==> flow/design.v <==
`timescale 1ns / 1ps
module comboLeftDownRight(
     input clk,
     input bypass,
     input up,
     input down,
     input left,
     input right,
     input attack,
     input block,
     output successWire
    );
    wire allInputs;  
    assign allInputs = up || down || left || right || attack;  
    reg success;
    assign successWire = success;
    wire [8:0]move;
    comboWindow leftWindow(clk, left, allInputs, move[0]);
    comboWindow downWindow(clk, move[0]?down:0, allInputs, move[1]);
    comboWindow rightWindow(clk, move[1]?right:0, allInputs, move[2]);
    comboWindow attackWindow(clk, move[2]?attack:0, allInputs, move[3]);
    always @ (posedge clk) begin
        if (bypass) begin success <= 1; end
            if (move[3]) begin
                success = 1;
            end
        if (!move[3]) begin success = 0; end
    end
endmodule
`timescale 1ns / 1ps
module comboWindow(
    input clk,
    input playerInput,
    input cancel,  
    output windowOpenWire
    );
    reg windowOpen = 0;
    assign windowOpenWire = windowOpen;
    reg [31:0]count = 0;
    always @ (posedge clk) begin
        if (playerInput) begin
            count = 1;
            windowOpen = 1;
        end
        if (cancel && !playerInput) begin 
            count = (24999998);  
        end
        count = ((count > (24999999)))? 0: count + 1;
        if (count == 0) begin
            windowOpen = 0;
        end  
    end
endmodule
From RTL to reports: comboLeftDownRight
The steps from the RTL of comboLeftDownRight to its reports follow in flow order. Line numbers count from 1 in the design file above. Operators: Yosys type, input widths -> output width; for muxes data width and select width s. The mark -- stands for no value.

Top: comboLeftDownRight. Clock port: clk. Cell library: sky130hd. Library corner: tt_025C_1v80.

Elaborated design
Yosys after proc, flatten, opt, wreduce and memory -nomap, before mapping. Enables and synchronous resets that opt folds into registers are not counted as muxes. Memory bits, and registers merged into a memory's read port (data or address), are not among the register bits. Print and check cells are not counted. Equal cells are merged and count once.

Under muxes and demuxes stands 15. The figure for $add $sub $neg is 4. The entry for reduce/logical cells reads 16. The figure for $lt $le $gt $ge is 4.

Operators with widths (number): $mux 32 (12); $add 32x1->32 const B (4); $gt 32x25->1 const B (4); $logic_not 32->1 (4); $logic_and 1x1->1 (4); $logic_or 1x1->1 (4); $logic_not 1->1 (4); $mux 1 (3).

Under word-level cells stands 48. The figure for bits in registers is 133. Output and inout bits: 1. Input port bits: 8.

Longest topological paths
Longest topological path by Yosys (ltp), each cell counted once; first at word level (registers and memories cut), then after technology mapping (sequential cells cut; the memories' decode and read muxes count).

Under depth in word-level cells stands 9. The entry for ABC_AREA reads 0. For mapped depth the number is 19. For mapped depth without buffers the number is 13.

Mapped cells and area
The flow's flattened synthesis, as Yosys stat reports it; memories are mapped. The netlist is that of the ABC_AREA named above (0 if unset); the other value can give another one. The area totals of this step are shown rounded.

The entry for flip-flops reads 133. Area of sequential cells: 2663 um^2. For standard cells after synthesis the number is 903. Under buffers stands 55. The entry for synthesis area reads 7098 um^2.

Cells by type: sky130_fd_sc_hd__dfxtp_1 (number 133, area in all 2.66E+03 um^2); sky130_fd_sc_hd__nor2_1 (number 116, area in all 435.418 um^2); sky130_fd_sc_hd__xor2_1 (number 39, area in all 341.578 um^2); sky130_fd_sc_hd__nand2_1 (number 80, area in all 300.288 um^2); sky130_fd_sc_hd__xnor2_1 (number 34, area in all 297.786 um^2); sky130_fd_sc_hd__a21oi_1 (number 58, area in all 290.278 um^2); sky130_fd_sc_hd__nand4_1 (number 38, area in all 237.728 um^2); sky130_fd_sc_hd__nand3_1 (number 42, area in all 210.202 um^2); sky130_fd_sc_hd__nor3_1 (number 36, area in all 180.173 um^2); sky130_fd_sc_hd__clkbuf_1 (number 42, area in all 157.651 um^2); sky130_fd_sc_hd__o21ai_0 (number 31, area in all 155.149 um^2); sky130_fd_sc_hd__nor4_1 (number 24, area in all 150.144 um^2); sky130_fd_sc_hd__and3_1 (number 14, area in all 87.584 um^2); sky130_fd_sc_hd__a31oi_1 (number 12, area in all 75.072 um^2); sky130_fd_sc_hd__nand2b_1 (number 11, area in all 68.816 um^2); sky130_fd_sc_hd__inv_1 (number 18, area in all 67.565 um^2); sky130_fd_sc_hd__nor2b_1 (number 10, area in all 62.56 um^2); sky130_fd_sc_hd__or4_1 (number 8, area in all 60.058 um^2).

Not listed: further types 53, cells in them 157. The figures by module come from a second, unflattened synthesis with its own total; it is not the netlist above.

The entry for cell total of the unflattened synthesis reads 1087. Area total of the unflattened synthesis: 8150 um^2.

Each row is one instance without its submodules.

Modules: comboWindow (area 2024 um^2, instances 4, seq. area 660.6 um^2, cells 270); comboLeftDownRight (area 52.6 um^2, instances 1, seq. area 20.0 um^2, cells 7).

Timing after synthesis
OpenSTA on the mapped netlist: ideal clock, no wires. The path of least setup slack (recovery checks aside). Input and output delay are each 20% of the period. Register names are those of the netlist, which keeps one name where synthesis merged equal registers.

Path type: in2reg. Start point: input left. End point: register attackWindow.windowOpen. The entry for external input delay reads 1.212 ns. Under data required time stands 5.934 ns. Period: 6.06 ns. The entry for slack reads 0.702 ns. The figure for data arrival time is 5.232 ns. Under stages stands 19. Launch time at the first pin: 1.212 ns. The entry for delay of the path reads 4.146 ns. The figure for buffers on the path is 7. The figure for library setup time is 0.126 ns. The entry for period reached after synthesis reads 5.358 ns.

"delay of the path" = arrival - input delay + setup time. "stages" counts driving pins, that of a launching flip-flop among them; a cell with two outputs on the path counts twice. "period reached after synthesis" is the clock period less the worst setup slack; recovery checks do not enter. This is arithmetic on one report: input and output delays are still those of the set period (20% each). The rows between start and end are the longest chain of elaborated cells between them; the timing report does not say that the signal goes this way. Where chains are equally long, one stands for them. Each line given opens the expression or statement behind the cell; cells for indexed reads and writes are added by Yosys, which also makes memories of some case tables.

Cells stage by stage: sky130_fd_sc_hd__clkbuf_1 > sky130_fd_sc_hd__nand2b_1 > sky130_fd_sc_hd__clkbuf_1 > sky130_fd_sc_hd__clkbuf_1 > sky130_fd_sc_hd__clkbuf_1 > sky130_fd_sc_hd__buf_1 > sky130_fd_sc_hd__buf_1 > sky130_fd_sc_hd__nor2_1 > sky130_fd_sc_hd__nor2_1 > sky130_fd_sc_hd__ha_1 > sky130_fd_sc_hd__clkbuf_1 > sky130_fd_sc_hd__nand3_1 > sky130_fd_sc_hd__or3_1 > sky130_fd_sc_hd__nor2_1 > sky130_fd_sc_hd__xnor2_1 > sky130_fd_sc_hd__o211ai_1 > sky130_fd_sc_hd__or4_1 > sky130_fd_sc_hd__nor4_1 > sky130_fd_sc_hd__o31ai_1. For length of the longest elaborated chain the number is 8. For elaborated cells on any way between the ends the number is 9. The figure for source lines of those cells is 4. Those cells by class: add/sub: 1; compare: 1; mux: 2; reduce/logical: 5.

Ends and longest elaborated chain, after synthesis: from (decl) (line 7) `input left,`; $logic_or 1x1->1 x3 (line 14) `assign allInputs = up || down || left || right || attack;`; $logic_and 1x1->1 (line 45) `if (cancel && !playerInput) begin`; $mux 32 (line 45); $add 32x1->32 (line 48) `count = ((count > (24999999)))? 0: count + 1;`; $mux 32 (line 48); $logic_not 32->1 (line 49) `if (count == 0) begin`; to (assign) (line 43) `windowOpen = 1;`; to (assign) (line 50) `windowOpen = 0;`; to (decl) (line 37) `reg windowOpen = 0;`.

Path in the finished layout
From the final timing report of run A: the path of least setup slack in the routed layout; clock arrival at registers is part of the times.

Path type: in2reg. Start point: input attack. End point: register attackWindow.windowOpen. The figure for buffers on the path is 5. The entry for external input delay reads 0.80 ns. The entry for slack reads 0.05 ns. The figure for library setup time is 0.13 ns. Period: 3.99 ns. Under stages stands 18. The figure for data arrival time is 4.25 ns. Launch time at the first pin: 0.80 ns. Under data required time stands 4.31 ns.

The rows between start and end are the longest chain of elaborated cells between them; the timing report does not say that the signal goes this way. Where chains are equally long, one stands for them.

Cells stage by stage: sky130_fd_sc_hd__buf_2 > sky130_fd_sc_hd__or4_4 > sky130_fd_sc_hd__buf_8 > sky130_fd_sc_hd__nor2_4 > sky130_fd_sc_hd__buf_8 > sky130_fd_sc_hd__buf_8 > sky130_fd_sc_hd__nand2_1 > sky130_fd_sc_hd__nand2_1 > sky130_fd_sc_hd__ha_1 > sky130_fd_sc_hd__buf_6 > sky130_fd_sc_hd__nand3_4 > sky130_fd_sc_hd__or3_4 > sky130_fd_sc_hd__nor2_4 > sky130_fd_sc_hd__xnor2_2 > sky130_fd_sc_hd__o211ai_1 > sky130_fd_sc_hd__or4_4 > sky130_fd_sc_hd__nor4_4 > sky130_fd_sc_hd__o31ai_1. For length of the longest elaborated chain the number is 7. For elaborated cells on any way between the ends the number is 10. The figure for source lines of those cells is 6. Those cells by class: add/sub: 1; compare: 1; mux: 4; reduce/logical: 4.

Ends and longest elaborated chain, after layout: from (decl) (line 9) `input attack,`; $mux 1 (line 21) `comboWindow attackWindow(clk, move[2]?attack:0, allInputs, move[3]);`; $logic_not 1->1 (line 45) `if (cancel && !playerInput) begin`; $logic_and 1x1->1 (line 45); $mux 32 (line 45); $add 32x1->32 (line 48) `count = ((count > (24999999)))? 0: count + 1;`; $mux 32 (line 48); $logic_not 32->1 (line 49) `if (count == 0) begin`; to (assign) (line 43) `windowOpen = 1;`; to (assign) (line 50) `windowOpen = 0;`; to (decl) (line 37) `reg windowOpen = 0;`.

Lab notebook: comboLeftDownRight

Flow measurements of comboLeftDownRight on sky130hd: 2 stored runs with different settings, listed in no order. Input and output delays are each 20% of the period that was set; the output load is 0.01 pF. "clock period reached" is the run's clock period less its worst setup slack. It is reckoned from that one timing run; input and output delays stay at 20% of the period that was set. "allowed time less slack (worst setup path)" = time allowed to the worst setup path (clock period - input delay - output delay, where it has them) - its slack; a late launch clock adds to it, a late capture clock takes from it. By "total power after layout" is meant OpenSTA's value without simulated activity: inputs other than the clock are taken to toggle once in ten clock periods, and the tool carries that through the logic. Measured values are rounded.

Run A has these settings: period_ns 3.99; CORE_UTILIZATION 15; PLACE_DENSITY_LB_ADDON 0.26; CELL_PAD_IN_SITES_DETAIL_PLACEMENT 1; TNS_END_PERCENT 40; GPL_TIMING_DRIVEN 0; MIN_ROUTING_LAYER met2; MAX_ROUTING_LAYER met4; CAP_MARGIN 20; CORE_MARGIN 2; SLEW_MARGIN 20. The final setup TNS stands at 0.000 ns. The allowed time less slack (worst setup path) is 3.14 ns. Kind of the worst setup path: in2reg. The measured final worst hold slack is 0.380 ns. For the synthesized cell area the run shows 7098 um^2. The total die area reads 49080 um^2. The total power after layout reads 3852 uW. The utilization in the final report is 0.199. The measured clock period reached is 3.935 ns. The measured worst slack on setup checks is 0.055 ns. The standard-cell area after layout reads 9275 um^2.

Run B has these settings: period_ns 6.02; SETUP_SLACK_MARGIN -0.08; CAP_MARGIN 20; CORE_MARGIN 2; CORE_UTILIZATION 40; SLEW_MARGIN 20. The final setup TNS stands at 0.000 ns. The allowed time less slack (worst setup path) is 3.52 ns. Kind of the worst setup path: in2reg. The measured final worst hold slack is 0.378 ns. For the synthesized cell area the run shows 7098 um^2. The total die area reads 18830 um^2. The total power after layout reads 2244 uW. The utilization in the final report is 0.462. The measured clock period reached is 4.720 ns. The measured worst slack on setup checks is 1.300 ns. The standard-cell area after layout reads 7989 um^2.
